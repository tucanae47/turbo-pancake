==> flow/design.v <==
`default_nettype none
module addsub_bin
#(
    parameter       WORD_WIDTH = 20
)
(
    input   wire                        add_sub,     
    input   wire                        carry_in,
    input   wire    [WORD_WIDTH-1:0]    A,
    input   wire    [WORD_WIDTH-1:0]    B,
    output  reg     [WORD_WIDTH-1:0]    sum,
    output  reg                         carry_out,
    output  wire    [WORD_WIDTH-1:0]    carries,
    output  reg                         overflow
);
    localparam ZERO = {WORD_WIDTH{1'b0}};
    localparam ONE  = {{WORD_WIDTH-1{1'b0}},1'b1};
    initial begin
        sum         = ZERO;
        carry_out   = 1'b0;
        overflow    = 1'b0;
    end
    wire [WORD_WIDTH-1:0] carry_in_extended_unsigned;
    wire [WORD_WIDTH-1:0] carry_in_extended_signed;
    width_adj
    #(
        .WORD_WIDTH_IN  (1),
        .SIGNED         (0),
        .WORD_WIDTH_OUT (WORD_WIDTH)
    )
    extend_carry_in_unsigned
    (
        .original_input     (carry_in),
        .adjusted_output    (carry_in_extended_unsigned)
    );
    width_adj
    #(
        .WORD_WIDTH_IN  (1),
        .SIGNED         (1),
        .WORD_WIDTH_OUT (WORD_WIDTH)
    )
    extend_carry_in_signed
    (
        .original_input     (carry_in),
        .adjusted_output    (carry_in_extended_signed)
    );
    reg [WORD_WIDTH-1:0] B_selected         = ZERO;
    reg [WORD_WIDTH-1:0] negation_offset    = ZERO;
    reg [WORD_WIDTH-1:0] carry_in_selected  = ZERO;
    always @(*) begin
        B_selected          = (add_sub == 1'b0) ? B    : ~B;
        negation_offset     = (add_sub == 1'b0) ? ZERO : ONE;
        carry_in_selected   = (add_sub == 1'b0) ? carry_in_extended_unsigned : carry_in_extended_signed;
    end
    always @(*) begin
        {carry_out, sum} = {1'b0, A} + {1'b0, B_selected} + {1'b0, negation_offset} + {1'b0, carry_in_selected};
    end
    carryin_bin
    #(
        .WORD_WIDTH (WORD_WIDTH)
    )
    per_bit
    (
        .A          (A),
        .B          (B_selected),
        .sum        (sum),
        .carryin    (carries)
    );
    always @(*) begin
        overflow = (carries [WORD_WIDTH-1] != carry_out);
    end
endmodule
`default_nettype none
module carryin_bin
#(
    parameter WORD_WIDTH = 0
)
(
    input   wire    [WORD_WIDTH-1:0]    A,
    input   wire    [WORD_WIDTH-1:0]    B,
    input   wire    [WORD_WIDTH-1:0]    sum,
    output  reg     [WORD_WIDTH-1:0]    carryin
);
    initial begin
        carryin = {WORD_WIDTH{1'b0}};
    end
    always @(*) begin
        carryin = A ^ B ^ sum;
    end
endmodule
`default_nettype none
module counter_bin
#(
    parameter                   WORD_WIDTH      = 20,
    parameter [WORD_WIDTH-1:0]  INCREMENT       = 1,
    parameter [WORD_WIDTH-1:0]  INITIAL_COUNT   = 0
)
(
    input   wire                        clock,
    input   wire                        clear,
    input   wire                        up_down,  
    input   wire                        run,
    input   wire                        load,
    input   wire    [WORD_WIDTH-1:0]    load_count,
    input   wire                        carry_in,
    output  wire                        carry_out,
    output  wire    [WORD_WIDTH-1:0]    carries,
    output  wire                        overflow,
    output  wire    [WORD_WIDTH-1:0]    count
);
    localparam WORD_ZERO = {WORD_WIDTH{1'b0}};
    wire [WORD_WIDTH-1:0] incremented_count;
    wire                  carry_out_internal;
    wire [WORD_WIDTH-1:0] carries_internal;
    wire                  overflow_internal;
    addsub_bin
    #(
        .WORD_WIDTH (WORD_WIDTH)
    )
    calc_next_count
    (
        .add_sub    (up_down),  
        .carry_in   (carry_in),
        .A          (count),
        .B          (INCREMENT),
        .sum        (incremented_count),
        .carry_out  (carry_out_internal),
        .carries    (carries_internal),
        .overflow   (overflow_internal)
    );
    reg [WORD_WIDTH-1:0]    next_count      = WORD_ZERO;
    reg                     load_counter    = 0;
    reg                     clear_counter   = 0;
    reg                     load_flags      = 0;
    reg                     clear_flags     = 0;
    always @(*) begin
        next_count      = (load  == 1'b1) ? load_count : incremented_count;
        load_counter    = (run   == 1'b1) || (load == 1'b1);
        clear_counter   = (clear == 1'b1);
        load_flags      = (run   == 1'b1);
        clear_flags     = (load  == 1'b1) || (clear == 1'b1);
    end
    register
    #(
        .WORD_WIDTH     (WORD_WIDTH),
        .RESET_VALUE    (INITIAL_COUNT)
    )
    count_storage
    (
        .clock          (clock),
        .clock_enable   (load_counter),
        .clear          (clear_counter),
        .data_in        (next_count),
        .data_out       (count)
    );
    register
    #(
        .WORD_WIDTH     (WORD_WIDTH),
        .RESET_VALUE    (WORD_ZERO)
    )
    carries_storage
    (
        .clock          (clock),
        .clock_enable   (load_flags),
        .clear          (clear_flags),
        .data_in        (carries_internal),
        .data_out       (carries)
    );
    register
    #(
        .WORD_WIDTH     (1),
        .RESET_VALUE    (1'b0)
    )
    carry_out_storage
    (
        .clock          (clock),
        .clock_enable   (load_flags),
        .clear          (clear_flags),
        .data_in        (carry_out_internal),
        .data_out       (carry_out)
    );
    register
    #(
        .WORD_WIDTH     (1),
        .RESET_VALUE    (1'b0)
    )
    overflow_storage
    (
        .clock          (clock),
        .clock_enable   (load_flags),
        .clear          (clear_flags),
        .data_in        (overflow_internal),
        .data_out       (overflow)
    );
endmodule
`default_nettype none
module register
#(
    parameter WORD_WIDTH  = 5,
    parameter RESET_VALUE = 0
)
(
    input   wire                        clock,
    input   wire                        clock_enable,
    input   wire                        clear,
    input   wire    [WORD_WIDTH-1:0]    data_in,
    output  reg     [WORD_WIDTH-1:0]    data_out
);
    initial begin
        data_out = RESET_VALUE;
    end
    always @(posedge clock) begin
        if (clock_enable == 1'b1) begin
            data_out <= data_in;
        end
        if (clear == 1'b1) begin
            data_out <= RESET_VALUE;
        end
    end
endmodule
`default_nettype none
module width_adj
#(
    parameter WORD_WIDTH_IN     = 8,
    parameter SIGNED            = 0,
    parameter WORD_WIDTH_OUT    = 0
)
(
    input   wire    [WORD_WIDTH_IN-1:0]     original_input,
    output  reg     [WORD_WIDTH_OUT-1:0]    adjusted_output
);
    localparam PAD_WIDTH = WORD_WIDTH_OUT - WORD_WIDTH_IN;
    generate
        if (PAD_WIDTH == 0) begin: zero
            always @(*) begin
                adjusted_output = original_input;
            end
        end
        if (PAD_WIDTH > 0) begin: sign_extend
            localparam PAD_ZERO = {PAD_WIDTH{1'b0}};
            localparam PAD_ONES = {PAD_WIDTH{1'b1}};
            always @(*) begin
                adjusted_output = ((SIGNED != 0) && (original_input[WORD_WIDTH_IN-1] == 1'b1)) ? {PAD_ONES, original_input} : {PAD_ZERO, original_input};
            end
        end
        if (PAD_WIDTH < 0) begin: truncate
            always @(*) begin
                adjusted_output = original_input [WORD_WIDTH_OUT-1:0];
            end
        end
    endgenerate
endmodule
Reports on counter_bin
Tool output for the design above, in the order of the flow.
Line numbers count from 1 in the design file above.
Operators carry their Yosys type and port widths (W data, S select, Z words).
Library cell names are shortened.
The mark n/a stands for no value.

inputs
  top = counter_bin
  clock input = clock
  standard-cell library = sky130hd
  corner = tt_025C_1v80

After elaboration
Counts by Yosys on the flattened word-level netlist (proc, flatten, opt, wreduce; memories kept). Register bits leave out memories and registers merged into their read ports (data or address); mux counts leave out enables and synchronous resets folded into registers. Print and check cells are left out. Cells with the same type and inputs are merged into one.

word-level totals
  register bits after elaboration = 42
  input bits = 26
  output and inout bits = 42
  elaborated cells = 17

operators by class
  add/sub/neg operators = 3
  eq/ne operators = 1
  multiplexer cells = 5
  bitwise operators = 2
  reduce/logical cells = 2

operator list
  kind                number
  $mux W20            4
  $add A21 B20 Y21    2
  $xor A20 B20 Y20    2
  $add A20 B20 Y21    1
  $logic_or A1 B1 Y1  2
  $ne A1 B1 Y1        1
  $mux W1             1

Logic depth
Yosys ltp: most cells in a row. Word level: on the elaborated netlist, between registers, memories and ports. Mapped: between sequential cells and ports; inverters and the memories' decode and read muxes count.

logic depth
  depth after elaboration = 6
  ABC_AREA = 1
  depth in mapped cells = 20
  depth with buffers taken out = 20

Synthesis result
The flow's flattened synthesis, as Yosys stat reports it; memories are mapped. The netlist is that of the ABC_AREA named above (0 if unset); the other value can give another one.
The area totals of this step are shown rounded.

synthesis totals
  standard cells after synthesis = 594
  cell area after synthesis = 3850 um^2
  sequential part of the area = 841 um^2
  mapped flip-flops = 42
  buffer cells = 16

cells by type
  cell      number  area in all (um^2)
  dfxtp_1   42      840.806
  nand2_1   163     611.837
  ha_1      41      512.992
  inv_1     82      307.795
  nor2_1    63      236.477
  xor2_1    26      227.718
  nand3_1   37      185.178
  or2_2     21      131.376
  a31oi_1   18      112.608
  xnor2_1   10      87.584
  a21oi_1   14      70.067
  a21oi_2   5       43.792
  nand4_1   7       43.792
  fa_1      2       40.038
  o21ai_0   8       40.038
  nand3b_1  5       37.536
  clkbuf_1  9       33.782
  nand2_2   5       31.28

Not listed: further types 18, cells in them 36.

Worst setup path after synthesis
Source: OpenSTA report_checks on the synthesized netlist (no wires, ideal clock, input and output delay 20% of the period each), path of least setup slack; recovery checks are left aside. Register names are those of the netlist, which keeps one name where synthesis merged equal registers.

timing path post-synthesis
  kind = input -> register
  start point = input carry_in
  end point = register carries_storage.data_out[11]
  period = 4.09 ns
  external input delay = 0.818 ns
  library setup time = 0.109 ns
  time at the first pin = 0.818 ns
  arrival time = 3.062 ns
  data required time = 3.981 ns
  setup slack = 0.919 ns
  delay of the path = 2.353 ns
  stages on the path = 17
  buffers on the path = 0
  period reached after synthesis = 3.171 ns

"delay of the path" = arrival - input delay + setup time.
"stages on the path" counts driving pins, that of a launching flip-flop among them; a cell with two outputs on the path counts twice.
"period reached after synthesis" is the clock period less the worst setup slack; recovery checks do not enter. This is arithmetic on one report: input and output delays are still those of the set period (20% each).
Between the ends stands the longest chain of elaborated cells between them, by number of cells; it is not shown to be the way that was timed. Of several equally long chains one is given.
A line is the first line of the expression or statement that the cell stems from. Yosys adds cells for indexed reads and writes and turns some case tables into memories.

between the ends, post-synthesis
  cell sequence = inv_1 ha_1 ha_1 or2_2 ha_1 a21oi_2 nand2_2 a31oi_1 inv_1 nand2_1 nand2_1 nand2_1 nand2_1 nand2_1 nand3_1 nand2_1 inv_1
  length of the longest elaborated chain = 4
  elaborated cells between the ends (all ways) = 4
  RTL lines with such cells = 4
  those cells by class = add/sub (1); mux (2); logic (1)

ends and longest elaborated chain, post-synthesis
  item              RTL line  RTL
  start, declared   105       input   wire                        carry_in,
  $mux W20          243       adjusted_output = ((SIGNED != 0) && (original_input[WORD_WIDTH_IN-1] == 1'b1)) ? {PAD_ONES, original_input} : ...
  $mux W20          53        carry_in_selected   = (add_sub == 1'b0) ? carry_in_extended_unsigned : carry_in_extended_signed;
  $add A21 B20 Y21  56        {carry_out, sum} = {1'b0, A} + {1'b0, B_selected} + {1'b0, negation_offset} + {1'b0, carry_in_selected};
  $xor A20 B20 Y20  88        carryin = A ^ B ^ sum;
  end, assigned     214       data_out <= data_in;
  end, assigned     217       data_out <= RESET_VALUE;
  end, declared     207       output  reg     [WORD_WIDTH-1:0]    data_out

Timing after layout
Path of least setup slack in the final report of record 1 (OpenROAD, finished layout, wires in). Where an end is a register, its clock arrival counts in the times.

timing path post-layout
  kind = input -> register
  start point = input carry_in
  end point = register overflow_storage.data_out
  period = 4.35 ns
  external input delay = 0.87 ns
  library setup time = 0.09 ns
  time at the first pin = 0.87 ns
  arrival time = 4.27 ns
  data required time = 4.57 ns
  setup slack = 0.30 ns
  stages on the path = 16
  buffers on the path = 1

Between the ends stands the longest chain of elaborated cells between them, by number of cells; it is not shown to be the way that was timed. Of several equally long chains one is given.

between the ends, post-layout
  cell sequence = clkdlybuf4s50_1 inv_1 ha_2 ha_1 or2_2 ha_1 a21oi_1 nand2_1 a21oi_1 nand3_1 nand2_1 nand3_1 nand3_1 nand3_1 nand2_1 inv_1
  length of the longest elaborated chain = 5
  elaborated cells between the ends (all ways) = 5
  RTL lines with such cells = 5
  those cells by class = add/sub (1); eq/ne (1); mux (2); logic (1)

ends and longest elaborated chain, post-layout
  item              RTL line  RTL
  start, declared   105       input   wire                        carry_in,
  $mux W20          243       adjusted_output = ((SIGNED != 0) && (original_input[WORD_WIDTH_IN-1] == 1'b1)) ? {PAD_ONES, original_input} : ...
  $mux W20          53        carry_in_selected   = (add_sub == 1'b0) ? carry_in_extended_unsigned : carry_in_extended_signed;
  $add A21 B20 Y21  56        {carry_out, sum} = {1'b0, A} + {1'b0, B_selected} + {1'b0, negation_offset} + {1'b0, carry_in_selected};
  $xor A20 B20 Y20  88        carryin = A ^ B ^ sum;
  $ne A1 B1 Y1      70        overflow = (carries [WORD_WIDTH-1] != carry_out);
  end, assigned     214       data_out <= data_in;
  end, assigned     217       data_out <= RESET_VALUE;
  end, declared     207       output  reg     [WORD_WIDTH-1:0]    data_out

Lab notebook: counter_bin

Settings and measured results of 2 stored flow runs for module counter_bin (sky130hd), not sorted in any way. The constraints put input and output delay at 20% of the set period each and load the outputs with 0.01 pF.
"period reached" is the run's clock period less its worst setup slack. It is reckoned from that one timing run; input and output delays stay at 20% of the period that was set.
"time on the worst setup path" is the time allowed to the run's worst setup path (the clock period less input and output delay, where it has them) less its slack. Clock arrival times count: a late capture clock shortens it, a late launch clock lengthens it.
By "overall power" is meant OpenSTA's value without simulated activity: inputs other than the clock are taken to toggle once in ten clock periods, and the tool carries that through the logic.
Values from the reports are rounded here.
Among the settings, -- means not set for that run.

name                                      record 1           record 2
period_ns                                 4.35               5.69
CORE_UTILIZATION                          36                 61
PLACE_DENSITY                             0.8                --
CELL_PAD_IN_SITES_DETAIL_PLACEMENT        1                  --
TNS_END_PERCENT                           60                 50
ABC_AREA                                  1                  --
GPL_TIMING_DRIVEN                         1                  --
CTS_CLUSTER_SIZE                          51                 --
CTS_CLUSTER_DIAMETER                      300                --
CAP_MARGIN                                20                 0
CORE_MARGIN                               2                  7
SLEW_MARGIN                               20                 20
PLACE_DENSITY_LB_ADDON                    --                 0.08
chip area after synthesis (Yosys) (um^2)  3850               3690
die footprint (um^2)                      11500              8420
standard-cell area after layout (um^2)    4730               4470
utilization after layout (%)              45.6               76.0
setup slack of the critical path (ns)     0.300              0.976
post-route setup TNS (ns)                 0.000              0.000
lowest hold slack (ns)                    0.497              0.489
overall power (µW)                        1470               1190
period reached (ns)                       4.050              4.714
time on the worst setup path (ns)         3.18               3.58
kind of the worst setup path              input -> register  input -> register
