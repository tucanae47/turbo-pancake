==> flow/design.v <==
`default_nettype none
module register
#(
    parameter WORD_WIDTH  = 5,
    parameter RESET_VALUE = 0
)
(
    input   wire                        clock,
    input   wire                        clock_enable,
    input   wire                        clear,
    input   wire    [WORD_WIDTH-1:0]    data_in,
    output  reg     [WORD_WIDTH-1:0]    data_out
);
    initial begin
        data_out = RESET_VALUE;
    end
    always @(posedge clock) begin
        if (clock_enable == 1'b1) begin
            data_out <= data_in;
        end
        if (clear == 1'b1) begin
            data_out <= RESET_VALUE;
        end
    end
endmodule
`default_nettype none
module register_pipe_simple
#(
    parameter WORD_WIDTH =  3,
    parameter PIPE_DEPTH = 7
)
(
    input   wire                        clock,
    input   wire                        clock_enable,
    input   wire                        clear,
    input   wire    [WORD_WIDTH-1:0]    pipe_in,
    output  reg     [WORD_WIDTH-1:0]    pipe_out
);
    localparam WORD_ZERO = {WORD_WIDTH{1'b0}};
    initial begin
        pipe_out = WORD_ZERO;
    end
    genvar i;
    generate
        if (PIPE_DEPTH == 0) begin
            always @(*) begin
                pipe_out = pipe_in;
            end
        end
        else if (PIPE_DEPTH > 0) begin
            wire [WORD_WIDTH-1:0] pipe [PIPE_DEPTH-1:0];
            register
            #(
                .WORD_WIDTH     (WORD_WIDTH),
                .RESET_VALUE    (WORD_ZERO)
            )
            input_stage
            (
                .clock          (clock),
                .clock_enable   (clock_enable),
                .clear          (clear),
                .data_in        (pipe_in),
                .data_out       (pipe[0])
            );
            for (i=1; i < PIPE_DEPTH; i=i+1) begin: pipe_stages
                register
                #(
                    .WORD_WIDTH     (WORD_WIDTH),
                    .RESET_VALUE    (WORD_ZERO)
                )
                pipe_stage
                (
                    .clock          (clock),
                    .clock_enable   (clock_enable),
                    .clear          (clear),
                    .data_in        (pipe[i-1]),
                    .data_out       (pipe[i])
                );
            end
            always @(*) begin
                pipe_out = pipe[PIPE_DEPTH-1];
            end
        end
    endgenerate
endmodule
## Step by step through the tools: register_pipe_simple

The steps from the RTL of register_pipe_simple to its reports follow in flow order.
Line numbers count from 1 in the design file above.
Operators carry their Yosys type and port widths (W data, S select, Z words).
The mark n/a stands for no value.

| set-up | value |
|---|---|
| top | register_pipe_simple |
| clock port | clock |
| library | sky130hd |
| library corner | tt_025C_1v80 |

## Word-level counts

Source: Yosys, flattened and elaborated. Widths are those after wreduce; folded enables and synchronous resets count as part of the registers. Registers that Yosys merges into a memory's read port (data or address) are not register bits. Print and check cells do not count. Equal cells are merged and count once.

| storage and ports | value |
|---|---|
| output and inout bits | 3 |
| bits in registers | 21 |
| input port bits | 6 |
| elaborated cells | 7 |

## Depth

Longest topological path by Yosys (ltp), each cell counted once; first at word level (registers and memories cut), then after technology mapping (sequential cells cut; the memories' decode and read muxes count).

| depth | value |
|---|---|
| depth in word-level cells | 0 |
| ABC_AREA | 0 |
| depth in mapped cells | 4 |

## Mapped cells and area

Source: synth_stat.txt of the flow (Yosys; design flattened, memories mapped). It holds for the ABC_AREA given above (unset counts as 0); a run with the other value may have another netlist.

Cell types:

| cell type | number |
|---|---|
| sky130_fd_sc_hd__dfxtp_1 | 21 |
| sky130_fd_sc_hd__mux2i_1 | 21 |
| sky130_fd_sc_hd__nor2_1 | 21 |
| sky130_fd_sc_hd__buf_8 | 2 |
| sky130_fd_sc_hd__clkbuf_1 | 2 |
| sky130_fd_sc_hd__clkbuf_2 | 1 |

| synthesis totals | value |
|---|---|
| flip-flop cells | 21 |
| chip area (Yosys) | 752.0 sq um |
| mapped cells | 68 |

The figures by module come from a second, unflattened synthesis with its own total; it is not the netlist above.

| unflattened totals | value |
|---|---|
| cell total of the unflattened synthesis | 63 |
| area (unflattened synthesis) | 709.4 sq um |

Each row is one instance without its submodules.

Modules:

| module | area (sq um) | seq. area (sq um) | times used | cells |
|---|---|---|---|---|
| register | 101.3 | 60.1 | 7 | 9 |
| register_pipe_simple | 0.0 | 0.0 | 1 | 0 |

## Timing after synthesis

Source: OpenSTA report_checks on the synthesized netlist (no wires, ideal clock, input and output delay 20% of the period each), path of least setup slack; recovery checks are left aside. Register names are those of the netlist, which keeps one name where synthesis merged equal registers.

| path after synthesis | value |
|---|---|
| path type | input -> register |
| start | in clock_enable |
| end | reg genblk1.genblk1.input_stage.data_out[0] |
| period | 0.952 ns |
| arrival time | 0.701 ns |
| launch time at the first pin | 0.190 ns |
| required time | 0.824 ns |
| path slack | 0.124 ns |
| buffers on the path | 2 |
| delay of the path | 0.639 ns |
| setup time | 0.128 ns |
| stages on the path | 4 |
| synthesis period reached | 0.828 ns |

"delay of the path" = arrival - input delay + setup time.
"stages on the path" counts driving pins, that of a launching flip-flop among them; a cell with two outputs on the path counts twice.
"synthesis period reached" is the clock period less the worst setup slack; recovery checks do not enter. This is arithmetic on one report: input and output delays are still those of the set period (20% each).

| on the way, after synthesis | value |
|---|---|
| cells stage by stage | sky130_fd_sc_hd__clkbuf_2 sky130_fd_sc_hd__buf_8 sky130_fd_sc_hd__mux2i_1 sky130_fd_sc_hd__nor2_1 |

Ends and longest elaborated chain, after synthesis:

| what | line | source |
|---|---|---|
| start, declared | 34 | `input   wire                        clock_enable,` |
| end, assigned | 19 | `data_out <= data_in;` |
| end, assigned | 22 | `data_out <= RESET_VALUE;` |
| end, declared | 12 | `output  reg     [WORD_WIDTH-1:0]    data_out` |

Chain of elaborated cells between the ends: none given.

## Worst path after layout

Path of least setup slack in the final report of run 1 (OpenROAD, finished layout, wires in). Where an end is a register, its clock arrival counts in the times.

| path after layout | value |
|---|---|
| path type | input -> register |
| start | in clock_enable |
| end | reg genblk1.genblk1.pipe_stages[5].pipe_stage.data_out[2] |
| stages on the path | 4 |
| period | 1.06 ns |
| path slack | 0.07 ns |
| arrival time | 1.19 ns |
| buffers on the path | 2 |
| launch time at the first pin | 0.21 ns |
| required time | 1.26 ns |
| setup time | 0.09 ns |

| on the way, after layout | value |
|---|---|
| cells stage by stage | sky130_fd_sc_hd__clkdlybuf4s50_1 sky130_fd_sc_hd__buf_12 sky130_fd_sc_hd__mux2i_1 sky130_fd_sc_hd__nor2_1 |

Ends and longest elaborated chain, after layout:

| what | line | source |
|---|---|---|
| start, declared | 34 | `input   wire                        clock_enable,` |
| end, assigned | 19 | `data_out <= data_in;` |
| end, assigned | 22 | `data_out <= RESET_VALUE;` |
| end, declared | 12 | `output  reg     [WORD_WIDTH-1:0]    data_out` |

Chain of elaborated cells between the ends: none given.

FLOW RESULTS
============

register_pipe_simple through Yosys and OpenROAD on sky130hd: 2 stored runs, unordered, with their settings and measured results. The constraints put input and output delay at 20% of the set period each and load the outputs with 0.01 pF.
"achieved period" is the run's clock period less its worst setup slack. It is reckoned from that one timing run; input and output delays stay at 20% of the period that was set.
"time on the worst setup path" = time allowed to the worst setup path (clock period - input delay - output delay, where it has them) - its slack; a late launch clock adds to it, a late capture clock takes from it.
"total power after layout" rests on the timing tool's default activity at the inputs, not on a simulated workload.
Settings: - = not set for that run.
A result given as - is not shown for that run.

| name | run 1 | run 2 |
|---|---|---|
| period_ns | 1.06 | 0.708 |
| CORE_UTILIZATION | 52 | 63 |
| PLACE_DENSITY_LB_ADDON | 0.12 | - |
| CORE_ASPECT_RATIO | 0.7 | 0.9 |
| TNS_END_PERCENT | 10 | - |
| GPL_ROUTABILITY_DRIVEN | 1 | 1 |
| MIN_ROUTING_LAYER | met1 | - |
| CAP_MARGIN | 20 | 20 |
| CORE_MARGIN | 2 | 2 |
| SLEW_MARGIN | 20 | 35 |
| SETUP_SLACK_MARGIN | - | 0.04 |
| CELL_PAD_IN_SITES_GLOBAL_PLACEMENT | - | 3 |
| CTS_CLUSTER_SIZE | - | 87 |
| final utilization (%) | 64.4 | - |
| total power after layout (mW) | 1.276 | - |
| setup TNS (ns) | 0.000 | - |
| die size (sq um) | 1771.0 | - |
| synthesis area (sq um) | 752.0 | - |
| lowest setup slack (ns) | 0.068 | - |
| worst-case hold slack (ns) | 0.490 | - |
| achieved period (ns) | 0.992 | - |
| time on the worst setup path (ns) | 0.78 | - |
| kind of the worst setup path | input -> register | - |
| standard-cell area after routing (sq um) | 868.3 | - |

Run 2: no results, placement failed with GPL-0301
